==> flow/design.v <==
module sumavimas(enable,teigiamas_f,neigiamas_f,grubus,Laikas);
parameter size_frontu=8;
parameter size_grubus=10;
parameter daugiklis=10;
parameter koef=50; 
input enable;
input [size_frontu-1:0] neigiamas_f;
input [size_frontu-1:0] teigiamas_f;
input [size_frontu-1:0] grubus;
reg [size_frontu-1:0] teigiamas_f_laik;
output reg [size_grubus-1:0] Laikas;
always @(posedge enable) begin 
Laikas<=(grubus*koef)+(teigiamas_f-neigiamas_f)*daugiklis;
end
endmodule
# Step by step through the tools: sumavimas

The steps from the RTL of sumavimas to its reports follow in flow order.
Line numbers count from 1 in the design file above.
Cell names lack the library's common part.
The mark -- stands for no value.

Design top: sumavimas
Clock input: enable
Cell library: sky130hd
Corner: tt_025C_1v80

# Elaborated design

Source: Yosys, flattened and elaborated, memories not mapped. Widths are those after wreduce; folded enables and synchronous resets count as part of the registers. Registers that Yosys merges into a memory's read port (data or address) are not register bits. Print and check cells do not count. Equal cells are merged and count once.

$add $sub $neg: 2
Multipliers: 2

Operator list:

| operator                                           | number |
| multiplier 32 x 3 -> 9 bit (second input constant) | 1 |
| multiplier 8 x 5 -> 9 bit (second input constant)  | 1 |
| adder 10 bit                                       | 1 |
| subtractor 8 x 8 -> 9 bit                          | 1 |

Register bits after elaboration: 10
Output and inout bits: 10
Cells after elaboration: 5

# Depth

Longest topological path by Yosys (ltp), each cell counted once; first at word level (registers and memories cut), then after technology mapping (sequential cells cut; the memories' decode and read muxes count).

Depth after elaboration: 3
ABC_AREA: 0
Mapped depth: 19
Mapped depth without buffers: 19

# After synthesis

Yosys stat after the flow's synthesis: flattened, memories mapped to cells. It holds for the ABC_AREA given above (unset counts as 0); a run with the other value may have another netlist.

Cell types:

| cell type | number | total area (um2) |
| ha_1      | 39     | 487.968 |
| dfxtp_1   | 9      | 180.173 |
| xnor2_1   | 15     | 131.376 |
| fa_1      | 6      | 120.115 |
| inv_1     | 21     | 78.826 |
| a21oi_1   | 14     | 70.067 |
| xor2_1    | 7      | 61.309 |
| a21o_1    | 7      | 52.55 |
| nor2_1    | 9      | 33.782 |
| o21ai_1   | 5      | 25.024 |
| a211oi_1  | 3      | 22.522 |
| o21bai_1  | 3      | 22.522 |
| xnor3_1   | 1      | 22.522 |
| mux2i_1   | 2      | 20.019 |
| o21ai_0   | 4      | 20.019 |
| nand2_1   | 5      | 18.768 |
| a21oi_2   | 2      | 17.517 |
| o311ai_2  | 1      | 16.266 |

Other cell types: 15; their cells: 19.

Mapped cells: 172
Synthesis area: 1534.0 um2
Flip-flop cells: 9
Buffer cells: 2

# Worst setup path after synthesis

Source: OpenSTA report_checks on the synthesized netlist (no wires, ideal clock, input and output delay 20% of the period each), path of least setup slack; recovery checks are left aside. Register names are those of the netlist, which keeps one name where synthesis merged equal registers.

Kind: input port to flip-flop
Start point: input port teigiamas_f[0]
End point: register Laikas[9]
Period: 5.7 ns
Input delay: 1.140 ns
Library setup time: 0.131 ns
Launch time at the first pin: 1.140 ns
Arrival time: 4.534 ns
Setup slack: 1.034 ns
Path delay: 3.525 ns
Driving pins on the path: 18
Path buffers: 0
Period reached after synthesis: 4.666 ns

"path delay" = arrival - input delay + setup time.
"driving pins on the path" counts driving pins, that of a launching flip-flop among them; a cell with two outputs on the path counts twice.
"period reached after synthesis" is the clock period less the worst setup slack; recovery checks do not enter. This is arithmetic on one report: input and output delays are still those of the set period (20% each).
Between the ends stands the longest chain of elaborated cells between them, by number of cells; it is not shown to be the way that was timed. Of several equally long chains one is given.
A line is the first line of the expression or statement that the cell stems from. Yosys adds cells for indexed reads and writes and turns some case tables into memories.

Path through: inv_1 ha_1 inv_1 fa_1 a21o_1 a211oi_1 nor2_1 ha_1 ha_1 a21o_1 a21oi_1 xnor2_1 ha_1 or4_1 a31oi_2 xnor2_1 xnor2_1 xnor2_1
Cells in the longest elaborated chain: 3

RTL lines, path post-synthesis:

| item                       | line | source |
| start: declaration         | 8    | `input [size_frontu-1:0] teigiamas_f;` |
| subtractor 8 x 8 -> 9 bit  | 13   | `Laikas<=(grubus*koef)+(teigiamas_f-neigiamas_f)*daugiklis;` |
| multiplier 32 x 3 -> 9 bit | 13   |  |
| adder 10 bit               | 13   |  |
| end: assignment            | 13   |  |
| end: declaration           | 11   | `output reg [size_grubus-1:0] Laikas;` |

# Worst path after layout

Path of least setup slack in the final report of flow run A (OpenROAD, finished layout, wires in). Where an end is a register, its clock arrival counts in the times.

Kind: input port to flip-flop
Start point: input port neigiamas_f[0]
End point: register Laikas[9]
Period: 5.57 ns
Input delay: 1.11 ns
Library setup time: 0.12 ns
Launch time at the first pin: 1.11 ns
Arrival time: 5.22 ns
Setup slack: 0.49 ns
Driving pins on the path: 18
Path buffers: 1

Between the ends stands the longest chain of elaborated cells between them, by number of cells; it is not shown to be the way that was timed. Of several equally long chains one is given.

Path through: clkdlybuf4s50_1 ha_1 inv_1 fa_1 a211oi_1 nor2_1 nor2_1 ha_1 ha_1 a21o_1 a21oi_1 xnor2_1 ha_1 or4_1 a31oi_2 xnor2_1 xnor2_1 xnor2_1
Cells in the longest elaborated chain: 3

RTL lines, path post-layout:

| item                       | line | source |
| start: declaration         | 7    | `input [size_frontu-1:0] neigiamas_f;` |
| subtractor 8 x 8 -> 9 bit  | 13   | `Laikas<=(grubus*koef)+(teigiamas_f-neigiamas_f)*daugiklis;` |
| multiplier 32 x 3 -> 9 bit | 13   |  |
| adder 10 bit               | 13   |  |
| end: assignment            | 13   |  |
| end: declaration           | 11   | `output reg [size_grubus-1:0] Laikas;` |

sumavimas through Yosys and OpenROAD on sky130hd: 2 stored runs, unordered, with their settings and measured results. The constraints put input and output delay at 20% of the set period each and load the outputs with 0.01 pF.
By "clock period achieved" is meant the clock period of the run minus its worst setup slack. This is arithmetic on one report: input and output delays are still those of the set period (20% each).
Settings: n/a = not set for that run.

| name                               | flow run A | flow run B |
| period_ns                          | 5.57       | 5.01       |
| CORE_UTILIZATION                   | 46         | 33         |
| CAP_MARGIN                         | 20         | 30         |
| CORE_MARGIN                        | 2          | 3          |
| SLEW_MARGIN                        | 20         | 5          |
| SETUP_SLACK_MARGIN                 | n/a        | 0.89       |
| PLACE_DENSITY                      | n/a        | 0.69       |
| CORE_ASPECT_RATIO                  | n/a        | 0.5        |
| CELL_PAD_IN_SITES_DETAIL_PLACEMENT | n/a        | 1          |
| TNS_END_PERCENT                    | n/a        | 20         |
| GPL_TIMING_DRIVEN                  | n/a        | 1          |
| GPL_ROUTABILITY_DRIVEN             | n/a        | 1          |
| CTS_CLUSTER_DIAMETER               | n/a        | 103        |
| MIN_ROUTING_LAYER                  | n/a        | met1       |
| clock period achieved (ns)         | 5.084      | 4.483      |
| cell area after synthesis (um2)    | 1534.0     | 1534.0     |
| smallest setup slack (ns)          | 0.486      | 0.527      |
| utilization of the finished layout | 0.626      | 0.584      |
| total die area (um2)               | 3812.4     | 5552.2     |
