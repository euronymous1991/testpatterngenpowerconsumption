==> flow/design.v <==
module Counter(gate,clk,clear,Q,OW);
parameter size=8;
input gate,clk,clear;
output reg [size-1:0] Q;
output reg OW;
always @(posedge clk or posedge clear) begin
 if (clear) begin
 Q<=0; 
 OW<=0;
 end
 else if (gate==1) begin 
 if (Q==(2**size)-1) begin
 OW<=1; end
 else begin Q<=Q+1; 
 end
end
end
endmodule 
# From RTL to reports: Counter
# Tool output for the design above, in the order of the flow.
# Lines are those of the file above, counted from 1.
# Operators: Yosys type, input widths -> output width; for muxes data width and select width s.
# Library cell names are shortened.
# A cell with -- has no value.
dict set report inputs {
  top_module {Counter}
  clock {clk}
  cell_library {sky130hd}
  lib_corner {tt_025C_1v80}
}

# After elaboration
# Counts by Yosys on the flattened word-level netlist (proc, flatten, opt, wreduce; memories kept). Register bits leave out memories and registers merged into their read ports (data or address); mux counts leave out enables and synchronous resets folded into registers. Print and check cells are left out. Cells with the same type and inputs are merged into one.
dict set report bits {
  out_inout_bits 9
  romBits 0
  input_bits 3
  elab_cells 7
  memories 0
  clocked_rd_ports_x_width 0
  regBits 9
  latch_bits 0
  mem_bits_rw 0
}
dict set report op_classes {
  muxes 0
  addsub 1
  div 0
  logic 1
  shift 0
  equal 1
  mul 0
  n_cmp 0
  reduce_logical 2
}
# cell n
set op_table {}
lappend op_table {{$add 8x1->8 const B} 1}
lappend op_table {{$eq 8x8->1 const B} 1}
lappend op_table {{$reduce_and 2->1} 2}
lappend op_table {{$not 1->1} 1}

# Longest topological paths
# Yosys ltp: most cells in a row. Word level: on the elaborated netlist, between registers, memories and ports. Mapped: between sequential cells and ports; inverters and the memories' decode and read muxes count.
dict set report depth {
  depth_word 3
  ABC_AREA 0
  depth_mapped 4
  mapped_depth_nobuf 4
}

# Synthesis result
# Source: synth_stat.txt of the flow (Yosys; design flattened, memories mapped). It holds for the ABC_AREA given above (unset counts as 0); a run with the other value may have another netlist.
# The area totals of this step are shown rounded.
dict set report mapped {
  mapped_area_um2 450
  cells 42
  seqArea_um2 230
  flip_flops 9
  n_buf 0
}
# cell n type_area_um2
set by_type {}
lappend by_type {dfrtp_1 9 225.216}
lappend by_type {mux2_2 2 22.522}
lappend by_type {nand4_1 3 18.768}
lappend by_type {a2111oi_2 1 15.014}
lappend by_type {a21oi_1 3 15.014}
lappend by_type {nand3_1 3 15.014}
lappend by_type {o21ai_0 3 15.014}
lappend by_type {ha_1 1 12.512}
lappend by_type {nand4_2 1 12.512}
lappend by_type {inv_1 3 11.261}
lappend by_type {mux2_1 1 11.261}
lappend by_type {o21ai_2 1 8.758}
lappend by_type {xnor2_1 1 8.758}
lappend by_type {xor2_1 1 8.758}
lappend by_type {and3_2 1 7.507}
lappend by_type {nand2_1 2 7.507}
lappend by_type {nor2_1 2 7.507}
lappend by_type {o21bai_1 1 7.507}
# Other cell types: 3; their cells: 3.

# Path before layout
# OpenSTA on the mapped netlist: ideal clock, no wires. The path of least setup slack (recovery checks aside). Input and output delay are each 20% of the period. Register names are those of the netlist, which keeps one name where synthesis merged equal registers.
dict set report synth_path {
  kind {register -> register}
  from {register Q[0]}
  to {register Q[1]}
  path_stages 5
  t_arrival_ns 1.352
  period_ns 1.5
  path_delay_ns 1.480
  setup_time_ns 0.128
  t_first_pin_ns 0.000
  setup_slack_ns 0.020
  path_buffers 0
  synth_period_reached_ns 1.48
}
# "path_delay_ns" is the arrival time less input delay plus setup time.
# "path_stages" counts driving pins, that of a launching flip-flop among them; a cell with two outputs on the path counts twice.
# "synth_period_reached_ns" is the clock period less the worst setup slack; recovery checks do not enter. This is arithmetic on one report: input and output delays are still those of the set period (20% each).
# Between the ends stands the longest chain of elaborated cells between them, by number of cells; it is not shown to be the way that was timed. Of several equally long chains one is given.
# A line is the first line of the expression or statement that the cell stems from. Yosys adds cells for indexed reads and writes and turns some case tables into memories.
dict set report synth_via {
  cell_sequence {dfrtp_1 > ha_1 > nand4_1 > o21ai_2 > mux2_1}
  elab_chain_cells 3
  cone_cells 4
  cone_lines 2
  classes_between {add/sub (1); eq/ne (1); logic (1); reduce/logical (1)}
}
# element line
set synth_lines {}
lappend synth_lines {{start: declaration} 4} ;# output reg [size-1:0] Q;
lappend synth_lines {{start: assignment} 8} ;# Q<=0;
lappend synth_lines {{start: assignment} 14} ;# else begin Q<=Q+1;
lappend synth_lines {{$eq 8x8->1} 12} ;# if (Q==(2**size)-1) begin
lappend synth_lines {{$not 1->1} --}
lappend synth_lines {{$reduce_and 2->1} --}
lappend synth_lines {{end: assignment} 8}
lappend synth_lines {{end: assignment} 14}
lappend synth_lines {{end: declaration} 4}

Design Counter on sky130hd. What follows are 2 stored runs of the flow, each under its own settings; their order means nothing. The constraints put input and output delay at 20% of the set period each and load the outputs with 0.01 pF.

# run 1
==> flow/run.sh <==
#!/bin/bash
# the make line also repeats the synthesis and layout settings of config.mk as NAME=value (left out here)
make -C /OpenROAD-flow-scripts/flow DESIGN_CONFIG=/design/flow/config.mk WORK_HOME=/design/flow/orfs CLKGATE_MAP_FILE= finish
==> flow/config.mk <==
export PLATFORM = sky130hd
export DESIGN_NAME = Counter
export DESIGN_NICKNAME = Counter
export VERILOG_FILES = /design/flow/design.v
export SDC_FILE = /design/flow/constraint.sdc
export NUM_CORES = 4
export LEC_CHECK = 0
export ABC_AREA = 0
export CAP_MARGIN = 5
export CELL_PAD_IN_SITES_DETAIL_PLACEMENT = 1
export CORE_ASPECT_RATIO = 0.51
export CORE_MARGIN = 5
export CORE_UTILIZATION = 25
export CTS_CLUSTER_DIAMETER = 142
export MIN_ROUTING_LAYER = met1
export PLACE_DENSITY_LB_ADDON = 0.06
export SETUP_SLACK_MARGIN = 0.1
export SLEW_MARGIN = 5
==> flow/constraint.sdc <==
create_clock -name core_clock -period 1.31 [get_ports {clk}]
set_input_delay 0.2620 -clock core_clock [delete_from_list [all_inputs] [get_ports {clk}]]
set_output_delay 0.2620 -clock core_clock [all_outputs]
set_load 0.01 [all_outputs]

==> run 1: results <==
outcome="incomplete, floorplanning halted on PDN-0185"

# run 2
==> flow/run.sh <==
#!/bin/bash
# the make line also repeats the synthesis and layout settings of config.mk as NAME=value (left out here)
make -C /OpenROAD-flow-scripts/flow DESIGN_CONFIG=/design/flow/config.mk WORK_HOME=/design/flow/orfs CLKGATE_MAP_FILE= finish
==> flow/config.mk <==
export PLATFORM = sky130hd
export DESIGN_NAME = Counter
export DESIGN_NICKNAME = Counter
export VERILOG_FILES = /design/flow/design.v
export SDC_FILE = /design/flow/constraint.sdc
export NUM_CORES = 4
export LEC_CHECK = 0
export ABC_AREA = 1
export CAP_MARGIN = 25
export CELL_PAD_IN_SITES_GLOBAL_PLACEMENT = 0
export CORE_MARGIN = 10
export CORE_UTILIZATION = 64
export CTS_CLUSTER_DIAMETER = 263
export CTS_CLUSTER_SIZE = 22
export HOLD_SLACK_MARGIN = -0.07
export MAX_ROUTING_LAYER = met4
export PLACE_DENSITY = 0.86
export SLEW_MARGIN = 20
export TNS_END_PERCENT = 45
==> flow/constraint.sdc <==
create_clock -name core_clock -period 1.34 [get_ports {clk}]
set_input_delay 0.2680 -clock core_clock [delete_from_list [all_inputs] [get_ports {clk}]]
set_output_delay 0.2680 -clock core_clock [all_outputs]
set_load 0.01 [all_outputs]

==> run 2: results <==
outcome="incomplete, floorplanning halted on PDN-0185"
