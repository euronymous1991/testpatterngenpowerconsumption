==> flow/design.v <==
module TDC_result(enable,Fine_START,Fine_STOP,Coarse,TDC_value);
parameter size_of_counters=8;
parameter size_of_TDC=9;
parameter multiplier=10;
parameter coef=50; 
input enable;
input [size_of_counters-1:0] Fine_STOP ;
input [size_of_counters-1:0] Fine_START ;
input [size_of_counters-1:0] Coarse ;
output reg [size_of_TDC-1:0] TDC_value ;
always @(posedge enable) begin 
TDC_value<=(Coarse*coef)+(Fine_START-Fine_STOP)*multiplier      ;
end
endmodule
From RTL to reports: TDC_result
The steps from the RTL of TDC_result to its reports follow in flow order.
Lines are those of the file above, counted from 1.
Operators: Yosys type, input widths -> output width; for muxes data width and select width s.
{"block": "inputs", "top_module": "TDC_result", "clock": "enable", "cell_library": "sky130hd", "pvt_corner": "tt_025C_1v80"}

Word-level counts
Yosys after proc, flatten, opt, wreduce and memory -nomap, before mapping. Enables and synchronous resets that opt folds into registers are not counted as muxes. Memory bits, and registers merged into a memory's read port (data or address), are not among the register bits. Print and check cells are not counted. Equal cells are merged and count once.
{"block": "op_classes", "n_mul": 2, "add_sub_neg": 2}
{"block": "op_table", "operator": "$mul 32x3->8 const B", "n": 1}
{"block": "op_table", "operator": "$mul 8x5->8 const B", "n": 1}
{"block": "op_table", "operator": "$sub 8x8->9", "n": 1}
{"block": "op_table", "operator": "$add 9x9->9", "n": 1}
{"block": "word_totals", "word_cells": 5, "out_inout_bits": 9, "register_bits": 9, "in_bits": 25}

Longest topological paths
Longest topological path by Yosys (ltp), each cell counted once; first at word level (registers and memories cut), then after technology mapping (sequential cells cut; the memories' decode and read muxes count).
{"block": "depth", "word_depth": 3, "abc_area": 0, "ltp_mapped": 16, "mapped_depth_nobuf": 16}

After synthesis
The flow's flattened synthesis, as Yosys stat reports it; memories are mapped. The netlist is that of the ABC_AREA named above (0 if unset); the other value can give another one.
Totals and module areas in this step are rounded.
{"block": "types", "cell_type": "sky130_fd_sc_hd__ha_1", "n": 32, "type_area_um2": 400.384}
{"block": "types", "cell_type": "sky130_fd_sc_hd__dfxtp_1", "n": 8, "type_area_um2": 160.154}
{"block": "types", "cell_type": "sky130_fd_sc_hd__xnor2_1", "n": 17, "type_area_um2": 148.893}
{"block": "types", "cell_type": "sky130_fd_sc_hd__fa_1", "n": 5, "type_area_um2": 100.096}
{"block": "types", "cell_type": "sky130_fd_sc_hd__inv_1", "n": 19, "type_area_um2": 71.318}
{"block": "types", "cell_type": "sky130_fd_sc_hd__a21oi_1", "n": 11, "type_area_um2": 55.053}
{"block": "types", "cell_type": "sky130_fd_sc_hd__a21o_1", "n": 7, "type_area_um2": 52.55}
{"block": "types", "cell_type": "sky130_fd_sc_hd__xor2_1", "n": 6, "type_area_um2": 52.55}
{"block": "types", "cell_type": "sky130_fd_sc_hd__nor2b_1", "n": 4, "type_area_um2": 25.024}
{"block": "types", "cell_type": "sky130_fd_sc_hd__xnor3_1", "n": 1, "type_area_um2": 22.522}
{"block": "types", "cell_type": "sky130_fd_sc_hd__xnor2_2", "n": 1, "type_area_um2": 16.266}
{"block": "types", "cell_type": "sky130_fd_sc_hd__xor2_2", "n": 1, "type_area_um2": 16.266}
{"block": "types", "cell_type": "sky130_fd_sc_hd__nor2_1", "n": 4, "type_area_um2": 15.014}
{"block": "types", "cell_type": "sky130_fd_sc_hd__mux2i_1", "n": 1, "type_area_um2": 10.01}
{"block": "types", "cell_type": "sky130_fd_sc_hd__nor3_1", "n": 2, "type_area_um2": 10.01}
{"block": "types", "cell_type": "sky130_fd_sc_hd__o21ai_0", "n": 2, "type_area_um2": 10.01}
{"block": "types", "cell_type": "sky130_fd_sc_hd__a21oi_2", "n": 1, "type_area_um2": 8.758}
{"block": "types", "cell_type": "sky130_fd_sc_hd__o2111ai_1", "n": 1, "type_area_um2": 8.758}
Other cell types: 14; their cells: 14.
{"block": "synth_totals", "ffs": 8, "yosys_area_um2": 1270, "stdcells": 137}

Path before layout
OpenSTA on the mapped netlist: ideal clock, no wires. The path of least setup slack (recovery checks aside). Input and output delay are each 20% of the period. Register names are those of the netlist, which keeps one name where synthesis merged equal registers.
{"block": "synth_timing", "path_type": "input port to flip-flop", "from": "input port Fine_STOP[1]", "to": "register TDC_value[8]", "path_stages": 14, "t_first_pin_ns": 1.382, "slack_ns": 2.370, "path_delay_ns": 3.158, "t_arrival_ns": 4.410, "n_path_buf": 0, "required_ns": 6.780, "clock_period_ns": 6.91, "synth_period_reached_ns": 4.54}
"path_delay_ns" = arrival - input delay + setup time.
"path_stages" counts driving pins, that of a launching flip-flop among them; a cell with two outputs on the path counts twice.
"synth_period_reached_ns" is the clock period less the worst setup slack; recovery checks do not enter. This is arithmetic on one report: input and output delays are still those of the set period (20% each).
The rows between start and end are the longest chain of elaborated cells between them; the timing report does not say that the signal goes this way. Where chains are equally long, one stands for them.
Each line given opens the expression or statement behind the cell; cells for indexed reads and writes are added by Yosys, which also makes memories of some case tables.
{"block": "synth_between", "path_cell_list": "sky130_fd_sc_hd__inv_1 > sky130_fd_sc_hd__ha_1 > sky130_fd_sc_hd__nor2b_1 > sky130_fd_sc_hd__o21ai_0 > sky130_fd_sc_hd__nor2b_1 > sky130_fd_sc_hd__xnor2_1 > sky130_fd_sc_hd__ha_1 > sky130_fd_sc_hd__ha_1 > sky130_fd_sc_hd__fa_1 > sky130_fd_sc_hd__xor2_1 > sky130_fd_sc_hd__ha_1 > sky130_fd_sc_hd__or4_1 > sky130_fd_sc_hd__a31oi_1 > sky130_fd_sc_hd__xnor3_1", "elab_chain_len": 3, "cone_cells": 3, "cone_classes": "add/sub (2); mul (1)"}
{"block": "synth_lines", "element": "from (decl)", "line_no": 7, "text": "input [size_of_counters-1:0] Fine_STOP ;"}
{"block": "synth_lines", "element": "$sub 8x8->9", "line_no": 12, "text": "TDC_value<=(Coarse*coef)+(Fine_START-Fine_STOP)*multiplier      ;"}
{"block": "synth_lines", "element": "$mul 32x3->8", "line_no": 12}
{"block": "synth_lines", "element": "$add 9x9->9", "line_no": 12}
{"block": "synth_lines", "element": "to (assign)", "line_no": 12}
{"block": "synth_lines", "element": "to (decl)", "line_no": 10, "text": "output reg [size_of_TDC-1:0] TDC_value ;"}

Worst path after layout
From the final timing report of stored run 1: the path of least setup slack in the routed layout; clock arrival at registers is part of the times.
{"block": "layout_timing", "path_type": "input port to flip-flop", "from": "input port Fine_STOP[0]", "to": "register TDC_value[8]", "t_arrival_ns": 4.38, "n_path_buf": 1, "t_first_pin_ns": 0.87, "clock_period_ns": 4.34, "required_ns": 4.47, "path_stages": 14, "slack_ns": 0.09}
The rows between start and end are the longest chain of elaborated cells between them; the timing report does not say that the signal goes this way. Where chains are equally long, one stands for them.
{"block": "layout_between", "path_cell_list": "sky130_fd_sc_hd__clkdlybuf4s50_1 > sky130_fd_sc_hd__ha_4 > sky130_fd_sc_hd__inv_1 > sky130_fd_sc_hd__fa_2 > sky130_fd_sc_hd__a21o_1 > sky130_fd_sc_hd__a21oi_2 > sky130_fd_sc_hd__xor2_2 > sky130_fd_sc_hd__xnor2_2 > sky130_fd_sc_hd__fa_2 > sky130_fd_sc_hd__xor2_1 > sky130_fd_sc_hd__ha_2 > sky130_fd_sc_hd__or4_4 > sky130_fd_sc_hd__a31oi_4 > sky130_fd_sc_hd__xnor3_1", "elab_chain_len": 3, "cone_cells": 3, "cone_classes": "add/sub (2); mul (1)"}
{"block": "layout_lines", "element": "from (decl)", "line_no": 7, "text": "input [size_of_counters-1:0] Fine_STOP ;"}
{"block": "layout_lines", "element": "$sub 8x8->9", "line_no": 12, "text": "TDC_value<=(Coarse*coef)+(Fine_START-Fine_STOP)*multiplier      ;"}
{"block": "layout_lines", "element": "$mul 32x3->8", "line_no": 12}
{"block": "layout_lines", "element": "$add 9x9->9", "line_no": 12}
{"block": "layout_lines", "element": "to (assign)", "line_no": 12}
{"block": "layout_lines", "element": "to (decl)", "line_no": 10, "text": "output reg [size_of_TDC-1:0] TDC_value ;"}

Subject: flow runs of TDC_result

Hi,

Measured results for TDC_result: 2 stored runs of the Yosys and OpenROAD flow on sky130hd. The settings differ; the order carries no meaning. The constraints put input and output delay at 20% of the set period each and load the outputs with 0.01 pF.
By "period_reached_ns" is meant the clock period of the run minus its worst setup slack. This is arithmetic on one report: input and output delays are still those of the set period (20% each).
"worst_path_time_ns": the worst setup path's part of the clock period (all of it between registers, 20% less for each end at a port) less its slack. A launch clock that arrives late makes it longer, a capture clock that arrives late makes it shorter.
"fin_power_mw" rests on the timing tool's default activity at the inputs, not on a simulated workload.
Values from the reports are rounded here.

{"run": "stored run 1", "settings": { "period_ns": 4.34, "CORE_UTILIZATION": 46, "PLACE_DENSITY_LB_ADDON": 0.07, "CORE_MARGIN": 7, "CELL_PAD_IN_SITES_GLOBAL_PLACEMENT": 0, "TNS_END_PERCENT": 70, "ABC_AREA": 0, "CTS_CLUSTER_SIZE": 22, "SLEW_MARGIN": 5, "MAX_ROUTING_LAYER": "met4", "CAP_MARGIN": 20 }, "results": { "final_cell_area_um2": 1860, "period_reached_ns": 4.253, "timing.setup.tns_ns": 0.000, "die_footprint_um2": 4420, "worst_path_time_ns": 3.39, "critical_path_kind": "input port to flip-flop", "util_pct": 73.2, "fin_power_mw": 0.958, "worst_setup_slack_ns": 0.087, "post_synth_area_um2": 1270, "final_hold_ws_ns": 1.38 }}
{"run": "stored run 2", "settings": { "period_ns": 6.96, "CAP_MARGIN": 20, "CORE_MARGIN": 2, "CORE_UTILIZATION": 40, "SLEW_MARGIN": 20 }, "results": { "final_cell_area_um2": 1660, "period_reached_ns": 4.995, "timing.setup.tns_ns": 0.000, "die_footprint_um2": 3640, "worst_path_time_ns": 3.60, "critical_path_kind": "input port to flip-flop", "util_pct": 54.7, "fin_power_mw": 0.492, "worst_setup_slack_ns": 1.96, "post_synth_area_um2": 1270, "final_hold_ws_ns": 1.86 }}

Regards
